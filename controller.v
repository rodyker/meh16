==> flow/design.v <==
module controller(
    input clk,
    input[15:0] a_out,
    input[15:0] in,
    input[15:0] ir_out,
    input[15:0] ram_out,
    input[2:0] flags,
    output[4:0] a_op,
    output[20:0] out,
    output reset
);
localparam OP_NOARG = 4'b0000;
localparam OP_LDW   = 4'b0001;
localparam OP_STW   = 4'b0010;
localparam OP_ADD   = 4'b0011;
localparam OP_ADC   = 4'b0100;
localparam OP_SUB   = 4'b0101;
localparam OP_SBB   = 4'b0110;
localparam OP_MOD   = 4'b0111;
localparam OP_AND   = 4'b1000;
localparam OP_OR    = 4'b1001;
localparam OP_XOR   = 4'b1010;
localparam OP_JMP   = 4'b1011;
localparam OP_JPZ   = 4'b1100;
localparam OP_JPC   = 4'b1101;
localparam OP_JPS   = 4'b1110;
localparam OP_CAL   = 4'b1111;
localparam OP_NOST  = 2'b00;
localparam OP_MSW   = 2'b01;
localparam OP_POP   = 2'b10;
localparam OP_RET   = 2'b11;
localparam OP_NOBIT = 3'b000;
localparam OP_BWS   = 3'b001;
localparam OP_BWC   = 3'b010;
localparam OP_BWJ   = 3'b011;
localparam OP_BOS   = 3'b100;
localparam OP_BOC   = 3'b101;
localparam OP_BIJ   = 3'b110;
localparam OP_BSL   = 3'b111;
localparam OP_NOP   = 4'b0000;
localparam OP_INC   = 4'b0001;
localparam OP_DEC   = 4'b0010;
localparam OP_RTL   = 4'b0011;
localparam OP_RTR   = 4'b0100;
localparam OP_NOT   = 4'b0101;
localparam OP_COM   = 4'b0110;
localparam OP_LDP   = 4'b0111;
localparam OP_STP   = 4'b1000;
localparam OP_MWO   = 4'b1001;
localparam OP_MIW   = 4'b1010;
localparam OP_CLW   = 4'b1011;
localparam OP_CLO   = 4'b1100;
localparam OP_IDK   = 4'b1101;
localparam OP_PSH   = 4'b1110;
localparam OP_RST   = 4'b1111;
localparam SIG_OUT_CLR_ALL  = 20;
localparam SIG_JUMP         = 19;
localparam SIG_MAR_A_LOAD   = 18;
localparam SIG_OUT_MWO      = 17;
localparam SIG_OUT_CLEAR    = 16;
localparam SIG_OUT_SET      = 15;
localparam SIG_MAR_INC      = 14;
localparam SIG_PC_MAR_LOAD  = 13;
localparam SIG_STACK_LOAD   = 12;
localparam SIG_MAR_STACK    = 11;
localparam SIG_SP_ADD       = 10;
localparam SIG_RAM_EN       = 9;
localparam SIG_MAR_LOAD     = 8;
localparam SIG_RAM_LOAD     = 7;
localparam SIG_A_EN         = 6;
localparam SIG_A_LOAD       = 5;
localparam SIG_MAR_EN       = 4;
localparam SIG_PC_LOAD      = 3;
localparam SIG_PC_INC       = 2;
localparam SIG_IR_EN        = 1;
localparam SIG_IR_LOAD      = 0;
localparam A_INC = 1;
localparam A_DEC = 2;
localparam A_RTL = 3;
localparam A_RTR = 4;
localparam A_NOT = 5;
localparam A_COM = 6;
localparam A_ADD = 7;
localparam A_ADC = 8;
localparam A_SUB = 9;
localparam A_SBB = 10;
localparam A_MOD = 11;
localparam A_AND = 12;
localparam A_OR = 13;
localparam A_XOR = 14;
localparam A_SET = 15;
localparam A_CLR = 16;
localparam A_BSL = 17;
localparam A_CLW = 18;
localparam A_IN_LOAD = 19;
localparam FLAG_Z = 0;
localparam FLAG_C = 1;
localparam FLAG_S = 2;
reg stage;
reg[20:0] ctrl_word;
reg[4:0] a_op;
reg stage_rst;
reg reset;
wire[3:0] ram_type_ram;
wire[1:0] ram_type_stack;
wire[2:0] ram_type_bit;
wire[3:0] ram_type_noarg;
wire[3:0] ir_type_ram;
wire[1:0] ir_type_stack;
wire[3:0] ir_type_noarg;
assign ram_type_ram = ram_out[15:12];
assign ram_type_stack = ram_out[11:10];
assign ram_type_bit = ram_out[6:4];
assign ram_type_noarg = ram_out[3:0];
assign ir_type_ram = ir_out[15:12];
assign ir_type_stack = ir_out[11:10];
assign ir_type_noarg = ir_out[3:0];
initial begin
    stage = 0;
end
always @(negedge clk) begin
    if (stage_rst) begin
        stage <= 0;
    end else begin
        stage <= stage + 1;
    end
end
always @(*) begin
    ctrl_word = 0;
    a_op = 0;
    stage_rst = 0;
    reset = 0;
    case (stage)
        0: begin
            ctrl_word[SIG_RAM_EN] = 1;
            ctrl_word[SIG_IR_LOAD] = 1;
            ctrl_word[SIG_PC_INC] = 1;
            ctrl_word[SIG_MAR_INC] = 1;
            case (ram_type_ram)
                OP_JMP: begin
                    ctrl_word[SIG_PC_LOAD] = 1;
                    ctrl_word[SIG_MAR_LOAD] = 1;
                    stage_rst = 1;
                end
                OP_JPZ: begin
                    if (flags[FLAG_Z]) begin
                        ctrl_word[SIG_PC_LOAD] = 1;
                        ctrl_word[SIG_MAR_LOAD] = 1;
                    end
                    stage_rst = 1;
                end
                OP_JPC: begin
                    if (flags[FLAG_C]) begin
                        ctrl_word[SIG_PC_LOAD] = 1;
                        ctrl_word[SIG_MAR_LOAD] = 1;
                    end
                    stage_rst = 1;
                end
                OP_JPS: begin
                    if (flags[FLAG_S]) begin
                        ctrl_word[SIG_PC_LOAD] = 1;
                        ctrl_word[SIG_MAR_LOAD] = 1;
                    end
                    stage_rst = 1;
                end
                OP_CAL: begin
                    ctrl_word[SIG_PC_LOAD] = 1;
                end
                OP_NOARG: begin
                    if (ram_type_stack == OP_NOST) begin
                        case (ram_type_bit)
                            OP_BWS: begin
                                a_op = A_SET;
                                stage_rst = 1;
                            end
                            OP_BWC: begin
                                a_op = A_CLR;  
                                stage_rst = 1;
                            end
                            OP_BWJ: begin
                                if (a_out[ram_type_noarg]) begin
                                    ctrl_word[SIG_JUMP] = 1;
                                end
                                stage_rst = 1;
                            end
                            OP_BOS: begin
                                ctrl_word[SIG_OUT_SET] = 1;
                                stage_rst = 1;
                            end
                            OP_BOC: begin
                                ctrl_word[SIG_OUT_CLEAR] = 1;
                                stage_rst = 1;
                            end
                            OP_BIJ: begin
                                if (in[ram_type_noarg]) begin
                                    ctrl_word[SIG_JUMP] = 1;
                                end
                                stage_rst = 1;
                            end
                            OP_BSL: begin
                                a_op = A_BSL;
                                stage_rst = 1;
                            end
                            default: begin
                                case (ram_type_noarg)
                                    OP_NOP: begin
                                        stage_rst = 1;
                                    end
                                    OP_INC: begin
                                        a_op = A_INC;
                                        stage_rst = 1;
                                    end
                                    OP_DEC: begin
                                        a_op = A_DEC;
                                        stage_rst = 1;
                                    end
                                    OP_RTL: begin
                                        a_op = A_RTL;
                                        stage_rst = 1;
                                    end
                                    OP_RTR: begin
                                        a_op = A_RTR;
                                        stage_rst = 1;
                                    end
                                    OP_NOT: begin
                                        a_op = A_NOT;
                                        stage_rst = 1;
                                    end
                                    OP_COM: begin
                                        a_op = A_COM;
                                        stage_rst = 1;
                                    end
                                    OP_LDP: begin
                                        ctrl_word[SIG_MAR_A_LOAD] = 1;
                                    end
                                    OP_STP: begin
                                        ctrl_word[SIG_MAR_A_LOAD] = 1;
                                    end
                                    OP_MWO: begin
                                        ctrl_word[SIG_OUT_MWO] = 1;
                                        stage_rst = 1;
                                    end
                                    OP_MIW: begin
                                        a_op = A_IN_LOAD;
                                        stage_rst = 1;
                                    end
                                    OP_CLW: begin
                                        a_op = A_CLW;
                                        stage_rst = 1;
                                    end
                                    OP_CLO: begin
                                        ctrl_word[SIG_OUT_CLR_ALL] = 1;
                                        stage_rst = 1;
                                    end
                                    OP_PSH: begin
                                        ctrl_word[SIG_MAR_LOAD] = 1;
                                    end
                                    OP_RST: begin
                                        reset = 1;
                                    end
                                endcase
                            end
                        endcase
                    end else begin
                        ctrl_word[SIG_MAR_STACK] = 1;
                    end
                end
                default: begin
                    ctrl_word[SIG_MAR_LOAD] = 1;
                end      
            endcase
        end
        1: begin
            stage_rst = 1;
            ctrl_word[SIG_PC_MAR_LOAD] = 1;
            case (ir_type_ram)
                OP_LDW: begin
                    ctrl_word[SIG_RAM_EN] = 1;
                    ctrl_word[SIG_A_LOAD] = 1;
                end
                OP_STW: begin
                    ctrl_word[SIG_A_EN] = 1;
                    ctrl_word[SIG_RAM_LOAD] = 1;
                end
                OP_ADD: begin
                    a_op = A_ADD;
                    ctrl_word[SIG_RAM_EN] = 1;
                end
                OP_ADC: begin
                    a_op = A_ADC;
                    ctrl_word[SIG_RAM_EN] = 1;
                end
                OP_SUB: begin
                    a_op = A_SUB;
                    ctrl_word[SIG_RAM_EN] = 1;
                end
                OP_SBB: begin
                    a_op = A_SBB;
                    ctrl_word[SIG_RAM_EN] = 1;
                end
                OP_AND: begin
                    a_op = A_AND;
                    ctrl_word[SIG_RAM_EN] = 1;
                end
                OP_OR: begin
                    a_op = A_OR;
                    ctrl_word[SIG_RAM_EN] = 1;
                end
                OP_XOR: begin
                    a_op = A_XOR;
                    ctrl_word[SIG_RAM_EN] = 1;
                end
                OP_CAL: begin
                    ctrl_word[SIG_MAR_EN] = 1;
                    ctrl_word[SIG_STACK_LOAD] = 1;
                    ctrl_word[SIG_PC_MAR_LOAD] = 1;
                end
                OP_NOARG: begin
                    case (ir_type_stack)
                        OP_MSW: begin
                            ctrl_word[SIG_RAM_EN] = 1;
                            ctrl_word[SIG_A_LOAD] = 1;
                        end
                        OP_POP: begin
                            ctrl_word[SIG_RAM_EN] = 1;
                            ctrl_word[SIG_A_LOAD] = 1;
                            ctrl_word[SIG_SP_ADD] = 1;
                        end
                        OP_RET: begin
                            ctrl_word[SIG_RAM_EN] = 1;
                            ctrl_word[SIG_PC_LOAD] = 1;
                            ctrl_word[SIG_MAR_LOAD] = 1;
                            ctrl_word[SIG_SP_ADD] = 1;
                        end
                        OP_NOST: begin
                            case (ir_type_noarg)
                                OP_LDP: begin
                                    ctrl_word[SIG_RAM_EN] = 1;
                                    ctrl_word[SIG_A_LOAD] = 1;
                                end
                                OP_STP: begin
                                    ctrl_word[SIG_A_EN] = 1;
                                    ctrl_word[SIG_RAM_LOAD] = 1;
                                end
                                OP_PSH: begin
                                    ctrl_word[SIG_A_EN] = 1;
                                    ctrl_word[SIG_STACK_LOAD] = 1;
                                end
                            endcase
                        end
                    endcase
                end
            endcase
        end
    endcase
end
assign out = ctrl_word;
endmodule
# Reports on controller
# Tool output for the design above, in the order of the flow.
# Lines are those of the file above, counted from 1.
# Cell names lack the library's common part.
# Not given: --
# design
design	controller
clk_port	clk
cell_library	sky130hd
lib_corner	tt_025C_1v80

# Elaborated design
# Counts by Yosys on the flattened word-level netlist (proc, flatten, opt, wreduce; memories kept). Register bits leave out memories and registers merged into their read ports (data or address); mux counts leave out enables and synchronous resets folded into registers. Print and check cells are left out. Cells with the same type and inputs are merged into one.
# Yosys's memory passes give these memory sizes; they may raise the number of words (mostly to a power of two), join words into wider ones and drop unused or constant bits.
# bits
elab_cells	107
memories	1
ff_bits	1
romBits	160
out_inout_bits	27
in_bits	68
# classes
n_addsub	1
eq_ne	28
n_reduce_logical	15
muxes	58
n_shift	2
n_logic	1
# memory_table
name	size	word_bits	rd	wr	line	rtl
(no name shown)	16	10	1	0	205	case (ram_type_noarg)
# op_table
cell	n
== test 4 bit (second input constant)	11
parallel mux 1 bit (select 2 bit)	19
indexed select 16 x 4 -> 1 bit	2
parallel mux 4 bit (select 7 bit)	1
two-way mux 1 bit	24
parallel mux 5 bit (select 4 bit)	1
== test 4 x 3 -> 1 bit (second input constant)	4
== test 3 bit (second input constant)	4
parallel mux 6 bit (select 2 bit)	1
two-way mux 6 bit	2
OR reduction 2 bit	5
parallel mux 5 bit (select 2 bit)	1
two-way mux 5 bit	2
== test 4 x 2 -> 1 bit (second input constant)	2
logical NOT 4 bit	2
OR reduction 4 bit	2
OR reduction 8 bit	1
parallel mux 4 bit (select 2 bit)	1
parallel mux 2 bit (select 2 bit)	2
OR reduction 7 bit	1
== test 3 x 2 -> 1 bit (second input constant)	2
OR reduction 3 bit	2
parallel mux 1 bit (select 5 bit)	1
== test 2 bit (second input constant)	2
logical NOT 2 bit	2
== test 4 x 1 -> 1 bit (second input constant)	1
parallel mux 1 bit (select 4 bit)	1
== test 3 x 1 -> 1 bit (second input constant)	1
# Not listed: further kinds 5, cells in them 5.

# Depth
# Longest topological path by Yosys (ltp), each cell counted once; first at word level (registers and memories cut), then after technology mapping (sequential cells cut; the memories' decode and read muxes count).
# logic_depth
word_depth	6
abc_area	0
mapped_depth	7
ltp_nobuf	5

# Synthesis result
# Yosys stat after the flow's synthesis: flattened, memories mapped to cells. It holds for the ABC_AREA given above (unset counts as 0); a run with the other value may have another netlist.
# mapped
ffs	1
cells	141
seqArea_um2	20.0
buffers	17
synth_area_um2	964.7
# by_type
cell_type	n	type_area_um2
mux4_2	6	135.13
nand2_1	17	63.811
nand3_1	10	50.048
nor2_1	13	48.797
a21oi_1	8	40.038
mux2i_1	4	40.038
buf_4	5	37.536
nor3_1	7	35.034
xor2_1	4	35.034
clkbuf_1	9	33.782
a211oi_1	3	22.522
buf_6	2	22.522
inv_1	6	22.522
a41o_1	2	20.019
dfxtp_1	1	20.019
nand3b_4	1	20.019
o21ai_0	4	20.019
nor2b_1	3	18.768
# Not listed: further types 30, cells in them 36.

## Implementation results

Top module controller; platform sky130hd; tools Yosys and OpenROAD; 2 stored runs in no particular order. Input and output delays are each 20% of the period that was set; the output load is 0.01 pF.

Entry A, flow files:
==> flow/run.sh <==
#!/bin/bash
# the make line also repeats the synthesis and layout settings of config.mk as NAME=value (left out here)
make -C /OpenROAD-flow-scripts/flow DESIGN_CONFIG=/design/flow/config.mk WORK_HOME=/design/flow/orfs CLKGATE_MAP_FILE= finish
==> flow/config.mk <==
export PLATFORM = sky130hd
export DESIGN_NAME = controller
export DESIGN_NICKNAME = controller
export VERILOG_FILES = /design/flow/design.v
export SDC_FILE = /design/flow/constraint.sdc
export NUM_CORES = 4
export LEC_CHECK = 0
export CAP_MARGIN = 20
export CORE_ASPECT_RATIO = 1.36
export CORE_MARGIN = 9
export CORE_UTILIZATION = 60
export GPL_TIMING_DRIVEN = 1
export PLACE_DENSITY = 0.68
export SETUP_SLACK_MARGIN = 0.43
export SLEW_MARGIN = 10
==> flow/constraint.sdc <==
create_clock -name core_clock -period 6.65 [get_ports {clk}]
set_input_delay 1.3300 -clock core_clock [delete_from_list [all_inputs] [get_ports {clk}]]
set_output_delay 1.3300 -clock core_clock [all_outputs]
set_load 0.01 [all_outputs]

Entry A: did not finish, placement stopped with GPL-0301

Entry B, flow files:
==> flow/run.sh <==
#!/bin/bash
# the make line also repeats the synthesis and layout settings of config.mk as NAME=value (left out here)
make -C /OpenROAD-flow-scripts/flow DESIGN_CONFIG=/design/flow/config.mk WORK_HOME=/design/flow/orfs CLKGATE_MAP_FILE= finish
==> flow/config.mk <==
export PLATFORM = sky130hd
export DESIGN_NAME = controller
export DESIGN_NICKNAME = controller
export VERILOG_FILES = /design/flow/design.v
export SDC_FILE = /design/flow/constraint.sdc
export NUM_CORES = 4
export LEC_CHECK = 0
export CAP_MARGIN = 20
export CELL_PAD_IN_SITES_DETAIL_PLACEMENT = 0
export CORE_ASPECT_RATIO = 1.34
export CORE_MARGIN = 5
export CORE_UTILIZATION = 71
export CTS_CLUSTER_DIAMETER = 43
export MIN_ROUTING_LAYER = met1
export PLACE_DENSITY_LB_ADDON = 0.01
export SETUP_SLACK_MARGIN = 1.05
export SLEW_MARGIN = 20
==> flow/constraint.sdc <==
create_clock -name core_clock -period 4.78 [get_ports {clk}]
set_input_delay 0.9560 -clock core_clock [delete_from_list [all_inputs] [get_ports {clk}]]
set_output_delay 0.9560 -clock core_clock [all_outputs]
set_load 0.01 [all_outputs]

Entry B: did not finish, placement stopped with FLW-0024
