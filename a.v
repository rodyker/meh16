==> flow/design.v <==
module a(
    input clk,
    input load,
    input[4:0] a_op,
    input[15:0] bus,
    input[15:0] in,
    output[15:0] out,
    output[2:0] flags,
    input reset
);
localparam A_INC = 1;
localparam A_DEC = 2;
localparam A_RTL = 3;
localparam A_RTR = 4;
localparam A_NOT = 5;
localparam A_COM = 6;
localparam A_ADD = 7;
localparam A_ADC = 8;
localparam A_SUB = 9;
localparam A_SBB = 10;
localparam A_MOD = 11;
localparam A_AND = 12;
localparam A_OR = 13;
localparam A_XOR = 14;
localparam A_SET = 15;
localparam A_CLR = 16;
localparam A_BSL = 17;
localparam A_CLW = 18;
localparam A_IN_LOAD = 19;
localparam FLAG_Z = 0;
localparam FLAG_C = 1;
localparam FLAG_S = 2;
reg[15:0] a;
reg[2:0] flags;
initial begin
    a = 16'b0;
    flags = 3'b0;
end
always @(negedge clk) begin
    if (reset) begin
        a = 16'b0;
        flags = 3'b0;
    end else if (load) begin
        a <= bus;
    end else begin
        case (a_op)
            A_INC: begin
                {flags[FLAG_C], a} = a + 1;
            end
            A_DEC: begin
                flags[FLAG_C] = (a < 1);
                a = a - 1;
            end
            A_RTL: begin
                flags[FLAG_C] = a[15];
                a = a << 1;
            end
            A_RTR: begin
                flags[FLAG_C] = a[0];
                a = a >> 1;
            end
            A_NOT: begin
                a = ~a;
            end
            A_COM: begin
                a = ~a + 1;
            end 
            A_ADD: begin
                {flags[FLAG_C], a} = a + bus;
            end
            A_ADC: begin
                {flags[FLAG_C], a} = a + bus + flags[FLAG_C];
            end
            A_SUB: begin
                flags[FLAG_C] = (a < bus);
                a = a - bus;
            end
            A_SBB: begin
                flags[FLAG_C] = (a < (bus + flags[FLAG_C]));
                a = a - bus - flags[FLAG_C];
            end
            A_AND: begin
                a = a & bus;
            end
            A_OR: begin
                a = a | bus;
            end
            A_XOR: begin
                a = a ^ bus;
            end
            A_SET: begin
                a[bus[3:0]] = 1;
            end
            A_CLR: begin
                a[bus[3:0]] = 0;
            end
            A_BSL: begin
                {flags[FLAG_C], a} = a << bus[3:0]; 
            end
            A_CLW: begin
                a = 16'b0;
            end
            A_IN_LOAD: begin
                a = in;
            end
        endcase
    end
    flags[FLAG_Z] = (a == 0);
    flags[FLAG_S] = a[15];
end
assign out = a;
endmodule
==> Tool chain data of a <==
The steps from the RTL of a to its reports follow in flow order.
Line numbers count from 1 in the design file above.
Operators: Yosys type, input widths -> output width; for muxes data width and select width s.
Cell names lack the library's common part.
{ "setup": {"top": "a", "clock": "clk", "library": "sky130hd", "lib_corner": "tt_025C_1v80"} }

==> Elaborated design <==
Source: Yosys, flattened and elaborated, memories not mapped. Widths are those after wreduce. Registers that Yosys merges into a memory's read port (data or address) are not register bits. Print and check cells do not count.
{ "op_classes": {"n_addsub": 9, "cmp": 3, "eq_ne": 18, "n_shift": 3, "mux": 4, "n_logic": 10, "reduce_and_logical": 3} }
{ "op_table": {"columns": ["operator", "count"], "rows": [
  ["$pmux 16 s18", 1],
  ["$or 16x16->16", 3],
  ["$not 16->16", 3],
  ["$eq 5x4->1 const B", 7],
  ["$shift 1x5->16 const A", 2],
  ["$lt 16x16->1", 2],
  ["$and 16x16->16", 2],
  ["$mux 16", 2],
  ["$eq 5x3->1 const B", 4],
  ["$eq 5x5->1 const B", 4],
  ["$add 16x1->17 const B", 1],
  ["$add 16x16->17", 1],
  ["$shl 16x4->17", 1],
  ["$add 17x1->17", 1],
  ["$add 16x1->16", 1],
  ["$sub 16x1->16", 1],
  ["$add 16x1->16 const B", 1],
  ["$sub 16x1->16 const B", 1],
  ["$lt 16x1->1 const B", 1],
  ["$sub 16x16->16", 1],
  ["$xor 16x16->16", 1],
  ["$logic_not 16->1", 1],
  ["$eq 5x2->1 const B", 2],
  ["$reduce_bool 9->1", 1],
  ["$pmux 1 s9", 1],
  ["$neg 4->5", 1],
  ["$eq 5x1->1 const B", 1],
  ["$reduce_and 2->1", 1],
  ["$not 1->1", 1]
]} }
{ "word_totals": {"regBits": 19, "in_bits": 40, "wordCells": 53} }

==> Longest topological paths <==
Longest topological path by Yosys (ltp), each cell counted once; first at word level (registers and memories cut), then after technology mapping (sequential cells cut; the memories' decode and read muxes count).
{ "logic_depth": {"ltp_word": 9, "abc_area": 0, "ltp_mapped": 26, "ltp_nobuf": 26} }

==> Netlist <==
Yosys stat after the flow's synthesis: flattened, memories mapped to cells. It holds for the ABC_AREA given above (unset counts as 0); a run with the other value may have another netlist.
Totals and module areas in this step are rounded.
{ "synth_totals": {"cell_count": 1115, "synth_area_um2": 7700, "seq_area_um2": 360, "flip_flops": 18, "n_buf": 78} }
{ "by_type": {"columns": ["cell", "count"], "rows": [
  ["ha_1", 76],
  ["xnor2_1", 58],
  ["a21oi_1", 79],
  ["nor2_1", 101],
  ["dfxtp_1", 18],
  ["nand2_1", 90],
  ["mux2i_1", 27],
  ["o21ai_0", 52],
  ["inv_1", 53],
  ["nand3_1", 38],
  ["nor3_1", 36],
  ["clkbuf_1", 45],
  ["nand4_1", 27],
  ["mux4_2", 7],
  ["a211oi_1", 20],
  ["o211ai_1", 17],
  ["a221oi_1", 14],
  ["a21o_1", 16]
]} }
Not listed: further types 68, cells in them 341.

Data sheet: physical implementation of a

2 stored runs of a in the flow (synthesis by Yosys, layout by OpenROAD, sky130hd cells), in arbitrary order. Constraints: input delay and output delay 20% of the set period each, output load 0.01 pF.
"total power after layout" rests on the timing tool's default activity at the inputs, not on a simulated workload.
Results are given in rounded form.

==> run A: settings <==
{ "period_ns": 20.2, "CORE_UTILIZATION": 42, "CAP_MARGIN": 20, "CORE_MARGIN": 2, "SLEW_MARGIN": 20 }
==> run A: results <==
worst hold slack in the final report: 0.71 ns
standard-cell area after layout: 8700 µm²
sum of negative setup slack: 0.000 ns
setup slack of the critical path: 0.32 ns
total die area: 19000 µm²
chip area in the Yosys report: 7700 µm²
total power after layout: 380 uW
post-route utilization: 0.49

==> run B: settings <==
{ "period_ns": 14.1, "CORE_UTILIZATION": 50, "SETUP_SLACK_MARGIN": 0.29, "PLACE_DENSITY_LB_ADDON": 0.12, "CORE_ASPECT_RATIO": 0.54, "CORE_MARGIN": 5, "ABC_AREA": 0, "CTS_CLUSTER_SIZE": 53, "CTS_CLUSTER_DIAMETER": 261, "CAP_MARGIN": 20, "SLEW_MARGIN": 20 }
==> run B: results <==
worst hold slack in the final report: 0.78 ns
standard-cell area after layout: 11000 µm²
sum of negative setup slack: -1.1 ns
setup slack of the critical path: -0.54 ns
total die area: 18000 µm²
chip area in the Yosys report: 7700 µm²
total power after layout: 690 uW
post-route utilization: 0.7
