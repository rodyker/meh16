==> flow/design.v <==
module mar(
    input clk,
    input load,
    input mar_inc,
    input jump,
    input pc_mar_load,
    input mar_a_load,
    input mar_stack,
    input[15:0] sp_out,
    input[9:0] ir_arg,
    input[11:0] a_out,
    input[11:0] pc,
    input[11:0] bus,
    output[11:0] out,
    input reset
);
reg[11:0] register;
initial begin
    register = 12'b0;
end
always @(negedge clk) begin
    if (reset) begin
        register = 12'b0;
    end else if (mar_stack) begin
        register <= sp_out + ir_arg + 1;
    end else if (load) begin
        register <= bus;
    end else if (jump) begin
        register <= register + 2;
    end else if (pc_mar_load) begin
        register <= pc;
    end else if (mar_inc) begin
        register <= register + 1;
    end else if (mar_a_load) begin
        register <= a_out;
    end
end
assign out = register;
endmodule
Tool chain data of mar
The steps from the RTL of mar to its reports follow in flow order.
Lines are those of the file above, counted from 1.
Operators: Yosys type, input widths -> output width; for muxes data width and select width s.
Library cell names are shortened.
A cell with n/a has no value.

design
  design top = mar
  clock = clk
  cell library = sky130hd
  timing corner = tt_025C_1v80

Word level
Counts by Yosys on the flattened word-level netlist (proc, flatten, opt, wreduce; memories kept). Register bits leave out memories and registers merged into their read ports (data or address). Print and check cells are left out. Cells with the same type and inputs are merged into one.

operators by class
  add/subtract/negate cells = 4
  multiply operators = 0
  divide/modulo/power cells = 0
  order comparisons = 0
  equal/unequal tests = 0
  shift operators = 0
  multiplexer cells = 6
  bitwise gates (word level) = 0
  reductions and logical operators = 1

operators by type and width
  operator               count
  $mux 12                6
  $add 12x1->12 const B  2
  $add 12x10->12         1
  $add 12x2->12 const B  1
  $reduce_bool 6->1      1

bit counts
  bits in registers = 12
  latch bits = 0
  memory bits (writable) = 0
  memory bits (read-only) = 0
  word width x clocked read ports = 0
  memories kept = 0
  input port bits = 70
  output and inout port bits = 12
  elaborated cells = 12

Logic depth
Yosys ltp: most cells in a row. Word level: on the elaborated netlist, between registers, memories and ports. Mapped: between sequential cells and ports; inverters and the memories' decode and read muxes count.

logic depth
  depth after elaboration = 6
  ABC_AREA = 1
  mapped depth = 14
  mapped depth without buffers = 14

After synthesis
Source: synth_stat.txt of the flow (Yosys; design flattened, memories mapped). It holds for the ABC_AREA given above (unset counts as 0); a run with the other value may have another netlist.

synthesis totals
  cells in the netlist = 353
  cell area after synthesis = 1965.6 um^2
  sequential part of the area = 240.2 um^2
  flip-flops = 12
  buffer cells = 8

cells by type
  cell      count  total area (um^2)
  nand2_1   90     337.824
  dfxtp_1   12     240.23
  a21oi_1   36     180.173
  inv_1     47     176.419
  ha_1      12     150.144
  nand3_1   29     145.139
  o21ai_0   25     125.12
  nor2_1    33     123.869
  xor2_1    6      52.55
  nor2_4    4      45.043
  o21ai_1   8      40.038
  nand4_1   6      37.536
  nand2_2   5      31.28
  xnor2_1   3      26.275
  a31oi_1   4      25.024
  o211ai_1  3      22.522
  fa_1      1      20.019
  nor2_2    3      18.768

Other cell types: 17; their cells: 26.

Record of 2 stored runs of the RTL-to-layout flow on mar, platform sky130hd. The runs are unordered. Constraints: input delay and output delay 20% of the set period each, output load 0.01 pF.
Settings: - = not set for that run.

item                                stored run 1  stored run 2
period_ns                           6.9           8.99
CORE_UTILIZATION                    48            70
PLACE_DENSITY_LB_ADDON              0.22          -
CELL_PAD_IN_SITES_GLOBAL_PLACEMENT  2             -
CELL_PAD_IN_SITES_DETAIL_PLACEMENT  2             1
TNS_END_PERCENT                     30            -
ABC_AREA                            1             -
GPL_TIMING_DRIVEN                   1             -
GPL_ROUTABILITY_DRIVEN              1             1
SLEW_MARGIN                         10            30
MIN_ROUTING_LAYER                   met1          -
CAP_MARGIN                          20            20
CORE_MARGIN                         2             2
PLACE_DENSITY                       -             0.74

Stored run 1: no final report: placement broke off with FLW-0024
Stored run 2: no final report: placement broke off with GPL-0301
